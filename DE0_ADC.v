==> flow/design.v <==
module DE0_ADC (
	clk_ad,
	adc_select,
	request,
	ready,
	ad_convert_read,
	adc_sclk,
	adc_cs_n,
	adc_saddr,
	adc_sdat
);
parameter DATA_WIDTH = 12;
parameter ADC_SELECT_WIDTH = 3;
parameter DATA_CAPTURE_WIDTH = 16;
input clk_ad;																	 
input [ADC_SELECT_WIDTH-1:0] adc_select; 								 
input request;																	 
output ready;																	 
reg ready = 1'b1;																 
output [DATA_WIDTH + ADC_SELECT_WIDTH:0] ad_convert_read; 		 
reg [DATA_WIDTH + ADC_SELECT_WIDTH:0] ad_convert_read = {DATA_WIDTH + ADC_SELECT_WIDTH {1'b0}};
output adc_sclk;				 
wire adc_sclk;
assign adc_sclk = clk_ad;
output adc_cs_n;				 
reg adc_cs_n = 1'b1;
output adc_saddr;				 
reg adc_saddr = 1'b0;	
input adc_sdat;				 
reg [7:0] data_state = 8'h00;
reg [ADC_SELECT_WIDTH-1:0] data_channel = {ADC_SELECT_WIDTH {1'b0}};
reg [DATA_CAPTURE_WIDTH-1:0] data_capture = {DATA_CAPTURE_WIDTH {1'b0}};  
reg requestFF = 1'b0;
always @(posedge clk_ad) begin
	if (data_state == 8'h10) begin
		adc_cs_n <= 1'b1;
		ready <= 1'b1;
		data_state <= 8'h00;
		ad_convert_read <= {1'b0, data_channel, data_capture[11:0]};
		requestFF <= 1'b0;
	end else if (request == 1'b1 && requestFF == 1'b0) begin
		requestFF <= 1'b1;
		adc_cs_n <= 1'b0;
		ready <= 1'b0;
		data_channel <= adc_select;
	end else if (adc_cs_n == 1'b0) begin
		case (data_state)
			8'h01: begin
				adc_saddr <= data_channel[2];
			end
			8'h02: begin
				adc_saddr <= data_channel[1];
			end
			8'h03: begin
				adc_saddr <= data_channel[0];
			end
		endcase
		data_state <= data_state + 1'b1;
	end
end
always @(posedge clk_ad) begin
	if (adc_cs_n == 1'b0) begin
		data_capture <= data_capture << 1;
		data_capture[0] <= adc_sdat;
	end
end
endmodule
# == From RTL to reports: DE0_ADC ==
# What the tools print for DE0_ADC, step after step.
# Line numbers count from 1 in the design file above.
# The mark n/a stands for no value.
# inputs
top,DE0_ADC
clock_port,clk_ad
lib,sky130hd
lib_corner,tt_025C_1v80

# == Word level ==
# Yosys after proc, flatten, opt, wreduce and memory -nomap, before mapping. Memory bits, and registers merged into a memory's read port (data or address), are not among the register bits. Print and check cells are not counted. Equal cells are merged and count once.
# classes
n_addsub,1
bitwise,4
reduce_and_logical,5
n_mux,1
equal,4
# op_table
operator,n
== test 8 x 2 -> 1 bit (second input constant),2
adder 8 x 1 -> 8 bit (second input constant),1
== test 8 x 1 -> 1 bit (second input constant),1
== test 8 x 5 -> 1 bit (second input constant),1
NOT 1 bit,4
AND reduction 2 bit,2
AND reduction 4 bit,1
nonzero test 3 bit,1
case mux 1 bit (select 3 bit),1
logical AND 1 bit,1
# bits
ff_bits,41
word_cells,22
input_bits,6

# == Logic depth ==
# Yosys ltp: most cells in a row. Word level: on the elaborated netlist, between registers, memories and ports. Mapped: between sequential cells and ports; inverters and the memories' decode and read muxes count.
# logic_depth
ltp_word,4
abc_area,1
mapped_depth,8
mapped_depth_nobuf,8

# == Synthesis result ==
# Source: synth_stat.txt of the flow (Yosys; design flattened, memories mapped). It holds for the ABC_AREA given above (unset counts as 0); a run with the other value may have another netlist.
# types
cell,n,type_area_um2
sky130_fd_sc_hd__edfxtp_1,31,930.893
sky130_fd_sc_hd__dfxtp_1,10,200.192
sky130_fd_sc_hd__nand2_1,32,120.115
sky130_fd_sc_hd__inv_1,20,75.072
sky130_fd_sc_hd__ha_1,4,50.048
sky130_fd_sc_hd__nand3_1,9,45.043
sky130_fd_sc_hd__nor2_1,12,45.043
sky130_fd_sc_hd__buf_4,3,22.522
sky130_fd_sc_hd__a21oi_1,4,20.019
sky130_fd_sc_hd__nor2_2,3,18.768
sky130_fd_sc_hd__nand4_2,1,12.512
sky130_fd_sc_hd__nand2_4,1,11.261
sky130_fd_sc_hd__nor3_2,1,10.01
sky130_fd_sc_hd__o21ai_0,2,10.01
sky130_fd_sc_hd__nand2_2,1,6.256
sky130_fd_sc_hd__nand4_1,1,6.256
sky130_fd_sc_hd__nor3_1,1,5.005
sky130_fd_sc_hd__conb_1,1,3.754
sky130_fd_sc_hd__inv_2,1,3.754
# synth_totals
buf_cells,3
seq_area_um2,1131.1
mapped_cells,138
mapped_area_um2,1596.5
ff_cells,41

==> results <==
Design DE0_ADC on sky130hd. What follows are 2 stored runs of the flow, each under its own settings; their order means nothing. The constraints put input and output delay at 20% of the set period each and load the outputs with 0.01 pF.
"achievedPeriod_ps" means the clock period less the worst setup slack. The figure is calculated, with input and output delays left at 20% of the set period.
"worst_path_ps": the worst setup path's part of the clock period (all of it between registers, 20% less for each end at a port) less its slack. A launch clock that arrives late makes it longer, a capture clock that arrives late makes it shorter.
"power_total_uw": no workload was simulated; the value follows from the tool's default switching activity.
"worst_path_ps" is given in steps of 10 ps.

Flow run 1, flow files:
==> flow/run.sh <==
#!/bin/bash
# the make line also repeats the synthesis and layout settings of config.mk as NAME=value (left out here)
make -C /OpenROAD-flow-scripts/flow DESIGN_CONFIG=/design/flow/config.mk WORK_HOME=/design/flow/orfs CLKGATE_MAP_FILE= finish
==> flow/config.mk <==
export PLATFORM = sky130hd
export DESIGN_NAME = DE0_ADC
export DESIGN_NICKNAME = DE0_ADC
export VERILOG_FILES = /design/flow/design.v
export SDC_FILE = /design/flow/constraint.sdc
export NUM_CORES = 4
export LEC_CHECK = 0
export ABC_AREA = 1
export CAP_MARGIN = 20
export CELL_PAD_IN_SITES_DETAIL_PLACEMENT = 1
export CORE_MARGIN = 6
export CORE_UTILIZATION = 31
export CTS_CLUSTER_DIAMETER = 289
export MAX_ROUTING_LAYER = met4
export PLACE_DENSITY_LB_ADDON = 0.28
export SETUP_SLACK_MARGIN = 0.28
export SLEW_MARGIN = 20
export TNS_END_PERCENT = 25
==> flow/constraint.sdc <==
create_clock -name core_clock -period 2.46 [get_ports {clk_ad}]
set_input_delay 0.4920 -clock core_clock [delete_from_list [all_inputs] [get_ports {clk_ad}]]
set_output_delay 0.4920 -clock core_clock [all_outputs]
set_load 0.01 [all_outputs]

==> results of flow run 1, as CSV <==
result,value
synthArea_um2,1596.5
total_die_area_um2,7016.6
ws_setup_ps,399
final_hold_ws_ps,442
final_cell_area_um2,2072.0
power_total_uw,1534
tns_setup_ps,0

Flow run 2, flow files:
==> flow/run.sh <==
#!/bin/bash
# the make line also repeats the synthesis and layout settings of config.mk as NAME=value (left out here)
make -C /OpenROAD-flow-scripts/flow DESIGN_CONFIG=/design/flow/config.mk WORK_HOME=/design/flow/orfs CLKGATE_MAP_FILE= finish
==> flow/config.mk <==
export PLATFORM = sky130hd
export DESIGN_NAME = DE0_ADC
export DESIGN_NICKNAME = DE0_ADC
export VERILOG_FILES = /design/flow/design.v
export SDC_FILE = /design/flow/constraint.sdc
export NUM_CORES = 4
export LEC_CHECK = 0
export CAP_MARGIN = 20
export CELL_PAD_IN_SITES_GLOBAL_PLACEMENT = 3
export CORE_ASPECT_RATIO = 1.08
export CORE_MARGIN = 2
export CORE_UTILIZATION = 19
export CTS_CLUSTER_SIZE = 73
export PLACE_DENSITY_LB_ADDON = 0.25
export SETUP_SLACK_MARGIN = 0.04
export SLEW_MARGIN = 5
export TNS_END_PERCENT = 35
==> flow/constraint.sdc <==
create_clock -name core_clock -period 1.48 [get_ports {clk_ad}]
set_input_delay 0.2960 -clock core_clock [delete_from_list [all_inputs] [get_ports {clk_ad}]]
set_output_delay 0.2960 -clock core_clock [all_outputs]
set_load 0.01 [all_outputs]

==> results of flow run 2, as CSV <==
result,value
synthArea_um2,1507.7
worst_path_ps,1850
path_kind,"reg2reg"
achievedPeriod_ps,1846
total_die_area_um2,8664.2
ws_setup_ps,-366
final_hold_ws_ps,429
final_cell_area_um2,2237.2
power_total_uw,4071
tns_setup_ps,-7901
